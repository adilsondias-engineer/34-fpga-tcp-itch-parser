==> flow/design.v <==
`resetall
`timescale 1ns / 1ps
`default_nettype none
module gtx_debug_reporter #(
        parameter CLK_FREQ  = 200_000_000,
        parameter BAUD_RATE = 115200,
        parameter REPORT_MS = 500   
    )(
        input  wire clk,
        input  wire rst,
        input  wire qpll_lock,
        input  wire qpll_refclk_lost,
        input  wire tx_resetdone,
        input  wire rx_resetdone,
        input  wire debug_por_done,
        input  wire debug_qpll_reset,
        input  wire debug_gtx_reset,
        input  wire debug_tx_userrdy,
        input  wire debug_rx_userrdy,
        input  wire debug_refclk_present,
        input  wire pcs_block_lock,
        input  wire rx_header_valid,
        input  wire rx_datavalid,
        input  wire [2:0] block_lock_state,
        input  wire rx_cdrlock,
        input  wire rx_elecidle,
        input  wire tx_clk_heartbeat,
        input  wire pcs_reset,
        input  wire reset_int_dbg,
        input  wire gtx_ready_dbg,
        input  wire [31:0] start_detect_count,
        input  wire [31:0] frame_count,
        input  wire [31:0] udp_packet_count,
        input  wire [31:0] mold_packet_count,
        input  wire [31:0] mold_msg_extracted,
        input  wire [31:0] nasdaq_total_messages,
        input  wire [7:0]  itch_msg_type,
        input  wire [15:0] itch_stock_locate,
        input  wire [31:0] itch_price,
        output wire uart_tx
    );
    localparam REPORT_CYCLES = (CLK_FREQ / 1000) * REPORT_MS;
    localparam MSG_LEN = 120;
    localparam STATE_IDLE     = 2'd0;
    localparam STATE_BUILD    = 2'd1;
    localparam STATE_SEND     = 2'd2;
    localparam STATE_WAIT     = 2'd3;
    reg [1:0] state;
    reg [31:0] timer;
    reg [6:0] char_idx;
    reg [7:0] tx_data;
    reg tx_start;
    wire tx_busy;
    reg qpll_lock_s, qpll_lost_s, tx_done_s, rx_done_s, blk_lock_s;
    reg qpll_lock_ss, qpll_lost_ss, tx_done_ss, rx_done_ss, blk_lock_ss;
    reg hdr_valid_s, data_valid_s, cdr_lock_s, elec_idle_s, tx_hb_s, pcs_rst_s, rst_int_s, gtx_rdy_s;
    reg hdr_valid_ss, data_valid_ss, cdr_lock_ss, elec_idle_ss, tx_hb_ss, pcs_rst_ss, rst_int_ss, gtx_rdy_ss;
    reg [2:0] blk_state_s, blk_state_ss;
    reg [31:0] start_det_s, frame_count_s, udp_count_s, mold_count_s, mold_msg_s, nasdaq_count_s;
    reg [31:0] start_det_ss, frame_count_ss, udp_count_ss, mold_count_ss, mold_msg_ss, nasdaq_count_ss;
    reg [7:0]  itch_type_s, itch_type_ss;
    reg [15:0] itch_sl_s, itch_sl_ss;
    reg [31:0] itch_px_s, itch_px_ss;
    reg [7:0] msg [0:MSG_LEN-1];
    uart_tx_simple #(
                       .CLK_FREQ(CLK_FREQ),
                       .BAUD_RATE(BAUD_RATE)
                   ) uart_inst (
                       .clk(clk),
                       .rst(rst),
                       .tx_data(tx_data),
                       .tx_start(tx_start),
                       .tx_busy(tx_busy),
                       .tx(uart_tx)
                   );
    function [7:0] hex_char;
        input [3:0] nibble;
        begin
            if (nibble < 10)
                hex_char = "0" + nibble;
            else
                hex_char = "A" + (nibble - 10);
        end
    endfunction
    always @(posedge clk) begin
        qpll_lock_s <= qpll_lock;
        qpll_lost_s <= qpll_refclk_lost;
        tx_done_s   <= tx_resetdone;
        rx_done_s   <= rx_resetdone;
        blk_lock_s  <= pcs_block_lock;
        hdr_valid_s <= rx_header_valid;
        data_valid_s <= rx_datavalid;
        cdr_lock_s  <= rx_cdrlock;
        elec_idle_s <= rx_elecidle;
        blk_state_s <= block_lock_state;
        tx_hb_s     <= tx_clk_heartbeat;
        pcs_rst_s   <= pcs_reset;
        rst_int_s   <= reset_int_dbg;
        gtx_rdy_s   <= gtx_ready_dbg;
        start_det_s   <= start_detect_count;
        frame_count_s <= frame_count;
        udp_count_s   <= udp_packet_count;
        mold_count_s  <= mold_packet_count;
        mold_msg_s    <= mold_msg_extracted;
        nasdaq_count_s <= nasdaq_total_messages;
        itch_type_s   <= itch_msg_type;
        itch_sl_s     <= itch_stock_locate;
        itch_px_s     <= itch_price;
        qpll_lock_ss <= qpll_lock_s;
        qpll_lost_ss <= qpll_lost_s;
        tx_done_ss   <= tx_done_s;
        rx_done_ss   <= rx_done_s;
        blk_lock_ss  <= blk_lock_s;
        hdr_valid_ss <= hdr_valid_s;
        data_valid_ss <= data_valid_s;
        cdr_lock_ss <= cdr_lock_s;
        elec_idle_ss <= elec_idle_s;
        blk_state_ss <= blk_state_s;
        tx_hb_ss    <= tx_hb_s;
        pcs_rst_ss  <= pcs_rst_s;
        rst_int_ss  <= rst_int_s;
        gtx_rdy_ss  <= gtx_rdy_s;
        start_det_ss   <= start_det_s;
        frame_count_ss <= frame_count_s;
        udp_count_ss   <= udp_count_s;
        mold_count_ss  <= mold_count_s;
        mold_msg_ss    <= mold_msg_s;
        nasdaq_count_ss <= nasdaq_count_s;
        itch_type_ss  <= itch_type_s;
        itch_sl_ss    <= itch_sl_s;
        itch_px_ss    <= itch_px_s;
    end
    always @(posedge clk) begin
        if (rst) begin
            state <= STATE_IDLE;
            timer <= 32'd0;
            char_idx <= 7'd0;
            tx_start <= 1'b0;
            tx_data <= 8'd0;
        end
        else begin
            tx_start <= 1'b0;
            case (state)
                STATE_IDLE: begin
                    if (timer >= REPORT_CYCLES - 1) begin
                        timer <= 32'd0;
                        state <= STATE_BUILD;
                    end
                    else begin
                        timer <= timer + 1;
                    end
                end
                STATE_BUILD: begin
                    msg[0]  <= "Q";
                    msg[1]  <= ":";
                    msg[2]  <= qpll_lock_ss ? "1" : "0";
                    msg[3]  <= " ";
                    msg[4]  <= "L";
                    msg[5]  <= ":";
                    msg[6]  <= qpll_lost_ss ? "1" : "0";
                    msg[7]  <= " ";
                    msg[8]  <= "T";
                    msg[9]  <= ":";
                    msg[10] <= tx_done_ss ? "1" : "0";
                    msg[11] <= " ";
                    msg[12] <= "R";
                    msg[13] <= ":";
                    msg[14] <= rx_done_ss ? "1" : "0";
                    msg[15] <= " ";
                    msg[16] <= "B";
                    msg[17] <= "L";
                    msg[18] <= ":";
                    msg[19] <= blk_lock_ss ? "1" : "0";
                    msg[20] <= " ";
                    msg[21] <= "C";
                    msg[22] <= "D";
                    msg[23] <= ":";
                    msg[24] <= cdr_lock_ss ? "1" : "0";
                    msg[25] <= " ";
                    msg[26] <= "E";
                    msg[27] <= "I";
                    msg[28] <= ":";
                    msg[29] <= elec_idle_ss ? "1" : "0";
                    msg[30] <= " ";
                    msg[31] <= "P";
                    msg[32] <= "R";
                    msg[33] <= ":";
                    msg[34] <= pcs_rst_ss ? "1" : "0";
                    msg[35] <= " ";
                    msg[36] <= "S";
                    msg[37] <= "T";
                    msg[38] <= ":";
                    msg[39] <= "0" + blk_state_ss;
                    msg[40] <= " ";
                    msg[41] <= "S";
                    msg[42] <= "D";
                    msg[43] <= ":";
                    msg[44] <= hex_char(start_det_ss[15:12]);
                    msg[45] <= hex_char(start_det_ss[11:8]);
                    msg[46] <= hex_char(start_det_ss[7:4]);
                    msg[47] <= hex_char(start_det_ss[3:0]);
                    msg[48] <= " ";
                    msg[49] <= "F";
                    msg[50] <= "C";
                    msg[51] <= ":";
                    msg[52] <= hex_char(frame_count_ss[15:12]);
                    msg[53] <= hex_char(frame_count_ss[11:8]);
                    msg[54] <= hex_char(frame_count_ss[7:4]);
                    msg[55] <= hex_char(frame_count_ss[3:0]);
                    msg[56] <= " ";
                    msg[57] <= "U";
                    msg[58] <= "C";
                    msg[59] <= ":";
                    msg[60] <= hex_char(udp_count_ss[15:12]);
                    msg[61] <= hex_char(udp_count_ss[11:8]);
                    msg[62] <= hex_char(udp_count_ss[7:4]);
                    msg[63] <= hex_char(udp_count_ss[3:0]);
                    msg[64] <= " ";
                    msg[65] <= "M";
                    msg[66] <= "C";
                    msg[67] <= ":";
                    msg[68] <= hex_char(mold_count_ss[15:12]);
                    msg[69] <= hex_char(mold_count_ss[11:8]);
                    msg[70] <= hex_char(mold_count_ss[7:4]);
                    msg[71] <= hex_char(mold_count_ss[3:0]);
                    msg[72] <= " ";
                    msg[73] <= "M";
                    msg[74] <= "X";
                    msg[75] <= ":";
                    msg[76] <= hex_char(mold_msg_ss[15:12]);
                    msg[77] <= hex_char(mold_msg_ss[11:8]);
                    msg[78] <= hex_char(mold_msg_ss[7:4]);
                    msg[79] <= hex_char(mold_msg_ss[3:0]);
                    msg[80] <= " ";
                    msg[81] <= "N";
                    msg[82] <= "M";
                    msg[83] <= ":";
                    msg[84] <= hex_char(nasdaq_count_ss[15:12]);
                    msg[85] <= hex_char(nasdaq_count_ss[11:8]);
                    msg[86] <= hex_char(nasdaq_count_ss[7:4]);
                    msg[87] <= hex_char(nasdaq_count_ss[3:0]);
                    msg[88] <= " ";
                    msg[89]  <= "M";
                    msg[90]  <= "T";
                    msg[91]  <= ":";
                    msg[92]  <= (itch_type_ss != 8'd0) ? itch_type_ss : "-";
                    msg[93]  <= " ";
                    msg[94]  <= "S";
                    msg[95]  <= "L";
                    msg[96]  <= ":";
                    msg[97]  <= hex_char(itch_sl_ss[15:12]);
                    msg[98]  <= hex_char(itch_sl_ss[11:8]);
                    msg[99]  <= hex_char(itch_sl_ss[7:4]);
                    msg[100] <= hex_char(itch_sl_ss[3:0]);
                    msg[101] <= " ";
                    msg[102] <= "P";
                    msg[103] <= "$";
                    msg[104] <= ":";
                    msg[105] <= hex_char(itch_px_ss[31:28]);
                    msg[106] <= hex_char(itch_px_ss[27:24]);
                    msg[107] <= hex_char(itch_px_ss[23:20]);
                    msg[108] <= hex_char(itch_px_ss[19:16]);
                    msg[109] <= hex_char(itch_px_ss[15:12]);
                    msg[110] <= hex_char(itch_px_ss[11:8]);
                    msg[111] <= hex_char(itch_px_ss[7:4]);
                    msg[112] <= hex_char(itch_px_ss[3:0]);
                    msg[113] <= " ";
                    msg[114] <= "[";
                    msg[115] <= (blk_lock_ss && qpll_lock_ss && !pcs_rst_ss) ? "O" : "X";
                    msg[116] <= "K";
                    msg[117] <= "]";
                    msg[118] <= 8'h0D;   
                    msg[119] <= 8'h0A;   
                    char_idx <= 7'd0;
                    state <= STATE_SEND;
                end
                STATE_SEND: begin
                    if (!tx_busy && !tx_start) begin
                        if (char_idx < MSG_LEN) begin
                            tx_data <= msg[char_idx];
                            tx_start <= 1'b1;
                            char_idx <= char_idx + 1;
                            state <= STATE_WAIT;
                        end
                        else begin
                            state <= STATE_IDLE;
                        end
                    end
                end
                STATE_WAIT: begin
                    if (tx_busy) begin
                        state <= STATE_SEND;
                    end
                end
                default:
                    state <= STATE_IDLE;
            endcase
        end
    end
endmodule
`resetall
`resetall
`timescale 1ns / 1ps
`default_nettype none
module uart_tx_simple #(
        parameter CLK_FREQ  = 100_000_000,
        parameter BAUD_RATE = 115200
    )(
        input  wire       clk,
        input  wire       rst,
        input  wire [7:0] tx_data,
        input  wire       tx_start,
        output reg        tx_busy,
        output reg        tx
    );
    localparam CLKS_PER_BIT = CLK_FREQ / BAUD_RATE;
    localparam STATE_IDLE      = 2'd0;
    localparam STATE_START_BIT = 2'd1;
    localparam STATE_DATA_BITS = 2'd2;
    localparam STATE_STOP_BIT  = 2'd3;
    reg [1:0]  state;
    reg [15:0] clk_counter;
    reg [2:0]  bit_index;
    reg [7:0]  tx_shift_reg;
    always @(posedge clk) begin
        if (rst) begin
            state       <= STATE_IDLE;
            tx          <= 1'b1;
            tx_busy     <= 1'b0;
            clk_counter <= 16'd0;
            bit_index   <= 3'd0;
            tx_shift_reg <= 8'd0;
        end
        else begin
            case (state)
                STATE_IDLE: begin
                    tx      <= 1'b1;
                    tx_busy <= 1'b0;
                    clk_counter <= 16'd0;
                    bit_index   <= 3'd0;
                    if (tx_start) begin
                        tx_shift_reg <= tx_data;
                        tx_busy <= 1'b1;
                        state <= STATE_START_BIT;
                    end
                end
                STATE_START_BIT: begin
                    tx <= 1'b0;
                    if (clk_counter < CLKS_PER_BIT - 1) begin
                        clk_counter <= clk_counter + 1;
                    end
                    else begin
                        clk_counter <= 16'd0;
                        state <= STATE_DATA_BITS;
                    end
                end
                STATE_DATA_BITS: begin
                    tx <= tx_shift_reg[bit_index];
                    if (clk_counter < CLKS_PER_BIT - 1) begin
                        clk_counter <= clk_counter + 1;
                    end
                    else begin
                        clk_counter <= 16'd0;
                        if (bit_index < 7) begin
                            bit_index <= bit_index + 1;
                        end
                        else begin
                            bit_index <= 3'd0;
                            state <= STATE_STOP_BIT;
                        end
                    end
                end
                STATE_STOP_BIT: begin
                    tx <= 1'b1;
                    if (clk_counter < CLKS_PER_BIT - 1) begin
                        clk_counter <= clk_counter + 1;
                    end
                    else begin
                        clk_counter <= 16'd0;
                        state <= STATE_IDLE;
                    end
                end
                default:
                    state <= STATE_IDLE;
            endcase
        end
    end
endmodule
`resetall
### From RTL to reports: gtx_debug_reporter

Tool output for the design above, in the order of the flow.
Line numbers count from 1 in the design file above.
Operators: Yosys type, input widths -> output width; for muxes data width and select width s.
Library cell names are shortened.
The mark - stands for no value.

| design | value |
|---|---|
| design top | gtx_debug_reporter |
| clock input | clk |
| standard-cell library | sky130hd |
| library corner | tt_025C_1v80 |

### After elaboration

Source: Yosys, flattened and elaborated. Widths are those after wreduce. Registers that Yosys merges into a memory's read port (data or address) are not register bits. Print and check cells do not count. Equal cells are merged and count once.

| storage and ports | value |
|---|---|
| output and inout bits | 1 |
| input bits | 272 |
| register bits | 783 |
| word-level cells | 488 |

| operators by class | value |
|---|---|
| mux-type cells | 69 |
| $add $sub $neg | 113 |
| eq/ne operators | 134 |
| order comparisons | 40 |
| bitwise gates (word level) | 3 |
| shift operators | 1 |
| reductions and logical operators | 34 |

Operator list:

| operator | count |
|---|---|
| $pmux 8 s71 | 1 |
| $eq 7x7->1 const B | 56 |
| $add 7x8->8 const A | 36 |
| $mux 8 | 36 |
| $add 6x4->7 const A | 36 |
| $eq 7x6->1 const B | 32 |
| $sub 4x4->5 const B | 36 |
| $lt 4x4->1 const B | 36 |
| $eq 7x5->1 const B | 16 |
| $eq 7x4->1 const B | 8 |
| $reduce_or 18->1 | 2 |
| $add 32x1->32 const B | 1 |
| $ge 32x27->1 const B | 1 |
| $pmux 16 s2 | 1 |
| $mux 32 | 1 |
| $eq 7x3->1 const B | 4 |
| $mux 2 | 9 |
| $add 16x1->16 const B | 1 |
| $lt 16x11->1 const B | 1 |
| $ne 2x2->1 const B | 8 |
| $mux 16 | 1 |
| $pmux 2 s4 | 2 |
| $reduce_or 3->1 | 5 |
| $eq 7x2->1 const B | 2 |
| $pmux 7 s2 | 1 |
| $mux 7 | 2 |
| $mux 1 | 10 |
| $eq 2x2->1 const B | 4 |

Not listed: further kinds 27, cells in them 45.

### Longest topological paths

Longest topological path by Yosys (ltp), each cell counted once; first at word level (registers and memories cut), then after technology mapping (sequential cells cut; the memories' decode and read muxes count).

| logic depth | value |
|---|---|
| depth in word-level cells | 4 |
| ABC_AREA | 0 |
| gate-level depth with buffers | 12 |

### Synthesis result

Source: synth_stat.txt of the flow (Yosys; design flattened, memories mapped). It holds for the ABC_AREA given above (unset counts as 0); a run with the other value may have another netlist.

Cells by type:

| type | count | total area (µm²) |
|---|---|---|
| dfxtp_1 | 411 | 8.23E+03 |
| edfxtp_1 | 273 | 8.2E+03 |
| ha_1 | 151 | 1.89E+03 |
| xor2_1 | 132 | 1.16E+03 |
| nand2_1 | 299 | 1.12E+03 |
| a22oi_1 | 112 | 840.806 |
| o21ai_0 | 122 | 610.586 |
| nor2_1 | 147 | 551.779 |
| inv_1 | 124 | 465.446 |
| xnor2_1 | 51 | 446.678 |
| a21oi_1 | 69 | 345.331 |
| nand3b_1 | 45 | 337.824 |
| nand3_1 | 65 | 325.312 |
| a21boi_0 | 38 | 285.274 |
| clkbuf_1 | 59 | 221.462 |
| nand4_1 | 30 | 187.68 |
| nor3_1 | 34 | 170.163 |
| nand2b_1 | 16 | 100.096 |

Other cell types: 61; their cells: 199.

| mapped netlist | value |
|---|---|
| sequential part of the area | 16,425.8 µm² |
| mapped flip-flops | 684 |
| cell area after synthesis | 27,104.7 µm² |
| standard cells after synthesis | 2,377 |

The figures by module come from a second, unflattened synthesis with its own total; it is not the netlist above.

| second synthesis, totals | value |
|---|---|
| cells (unflattened synthesis) | 2,407 |
| area (unflattened synthesis) | 27,281.2 µm² |

Rows give one instance, submodules left out.

Modules:

| module | area (µm²) | instances | cells | sequential area (µm²) |
|---|---|---|---|---|
| gtx_debug_reporter | 25,926.1 | 1 | 2,262 | 15,765.1 |
| uart_tx_simple | 1,355.0 | 1 | 145 | 660.6 |

### Timing after synthesis

Source: OpenSTA report_checks on the synthesized netlist (no wires, ideal clock, input and output delay 20% of the period each), path of least setup slack; recovery checks are left aside. Register names are those of the netlist, which keeps one name where synthesis merged equal registers.

| timing path post-synthesis | value |
|---|---|
| path type | input port to flip-flop |
| start | input rst |
| end | register msg[100][0] |
| period | 20,000 ps |
| buffers on the path | 1 |
| data required time | 19,056 ps |
| slack | 2,965 ps |
| delay of the path | 13,035 ps |
| stages | 2 |
| arrival | 16,091 ps |
| input delay | 4,000 ps |
| synthesis period reached | 17,035 ps |

"delay of the path" is the arrival time less input delay plus setup time.
"stages": output pins that drive a net of the path, with the launching flip-flop's if there is one; two outputs of one cell count as two.
"synthesis period reached" = period - worst setup slack (recovery checks aside). The figure is calculated, with input and output delays left at 20% of the set period.
The rows between start and end are the longest chain of elaborated cells between them; the timing report does not say that the signal goes this way. Where chains are equally long, one stands for them.
A line is the first line of the expression or statement that the cell stems from. Yosys adds cells for indexed reads and writes and turns some case tables into memories.

| between the ends, post-synthesis | value |
|---|---|
| cells stage by stage | clkbuf_1 -> nor2b_1 |
| length of the longest elaborated chain | 2 |
| elaborated cells on any way between the ends | 2 |
| classes of those cells | logic (1); reduce/logical (1) |

RTL lines, path post-synthesis:

| element | line | text |
|---|---|---|
| start, declared | 10 | `input  wire rst,` |
| $not 1->1 | - |  |
| $reduce_and 2->1 | - |  |
| end, assigned | 254 | `msg[100] <= hex_char(itch_sl_ss[3:0]);` |
| end, declared | 64 | `reg [7:0] msg [0:MSG_LEN-1];` |

### Path in the finished layout

Path of least setup slack in the final report of run 1 (OpenROAD, finished layout, wires in). Where an end is a register, its clock arrival counts in the times.
The report prints the path's times to 10 ps; the period is as set.

| timing path after layout | value |
|---|---|
| path type | input port to flip-flop |
| start | input rst |
| end | register msg[60][6] |
| stages | 5 |
| input delay | 2,260 ps |
| period | 11,300 ps |
| slack | 6,190 ps |
| data required time | 11,560 ps |
| arrival | 5,370 ps |
| buffers on the path | 4 |

The rows between start and end are the longest chain of elaborated cells between them; the timing report does not say that the signal goes this way. Where chains are equally long, one stands for them.

| between the ends, after layout | value |
|---|---|
| cells stage by stage | clkdlybuf4s50_1 -> buf_4 -> nor2b_4 -> buf_4 -> buf_4 |
| length of the longest elaborated chain | 2 |
| elaborated cells on any way between the ends | 2 |
| classes of those cells | logic (1); reduce/logical (1) |

RTL lines, path after layout:

| element | line | text |
|---|---|---|
| start, declared | 10 | `input  wire rst,` |
| $not 1->1 | - |  |
| $reduce_and 2->1 | - |  |
| end, assigned | 214 | `msg[60] <= hex_char(udp_count_ss[15:12]);` |
| end, declared | 64 | `reg [7:0] msg [0:MSG_LEN-1];` |

Appendix: measured runs

Settings and measured results of 2 stored flow runs for module gtx_debug_reporter (sky130hd), not sorted in any way. The constraints put input and output delay at 20% of the set period each and load the outputs with 0.01 pF.
"achieved clock period" is the run's clock period less its worst setup slack. It is reckoned from that one timing run; input and output delays stay at 20% of the period that was set.
"critical path time" = time allowed to the worst setup path (clock period - input delay - output delay, where it has them) - its slack; a late launch clock adds to it, a late capture clock takes from it.
"power consumption": no workload was simulated; the value follows from the tool's default switching activity.
"critical path time" is known to 10 ps.

#### Run 1

| setting | value |
|---|---|
| period_ns | `11.3` |
| CORE_UTILIZATION | `28` |
| SETUP_SLACK_MARGIN | `-0.86` |
| PLACE_DENSITY_LB_ADDON | `0.16` |
| CORE_MARGIN | `4` |
| CELL_PAD_IN_SITES_GLOBAL_PLACEMENT | `2` |
| GPL_ROUTABILITY_DRIVEN | `0` |
| CAP_MARGIN | `20` |
| SLEW_MARGIN | `20` |

| result | value |
|---|---|
| mapped cell area after synthesis | 27,104.7 µm² |
| die outline area | 101,844.0 µm² |
| standard-cell area after routing | 32,911.6 µm² |
| final utilization | 0.344 |
| worst setup slack after layout | 6,189 ps |
| summed negative setup slack | 0 ps |
| final worst hold slack | 310 ps |
| power consumption | 5,510 uW |
| achieved clock period | 5,111 ps |
| critical path time | 2,850 ps |
| worst setup path type | input port to flip-flop |

#### Run 2

| setting | value |
|---|---|
| period_ns | `25.9` |
| CORE_UTILIZATION | `20` |
| SETUP_SLACK_MARGIN | `4.2` |
| PLACE_DENSITY_LB_ADDON | `0.09` |
| HOLD_SLACK_MARGIN | `0.05` |
| CORE_MARGIN | `7` |
| CELL_PAD_IN_SITES_GLOBAL_PLACEMENT | `3` |
| ABC_AREA | `0` |
| GPL_TIMING_DRIVEN | `0` |
| CTS_CLUSTER_DIAMETER | `398` |
| MIN_ROUTING_LAYER | `met1` |
| CAP_MARGIN | `20` |
| SLEW_MARGIN | `20` |

| result | value |
|---|---|
| mapped cell area after synthesis | 27,104.7 µm² |
| die outline area | 146,027.0 µm² |
| standard-cell area after routing | 34,192.8 µm² |
| final utilization | 0.255 |
| worst setup slack after layout | 18,602 ps |
| summed negative setup slack | 0 ps |
| final worst hold slack | 311 ps |
| power consumption | 2,456 uW |
| achieved clock period | 7,298 ps |
| critical path time | 2,120 ps |
| worst setup path type | input port to flip-flop |
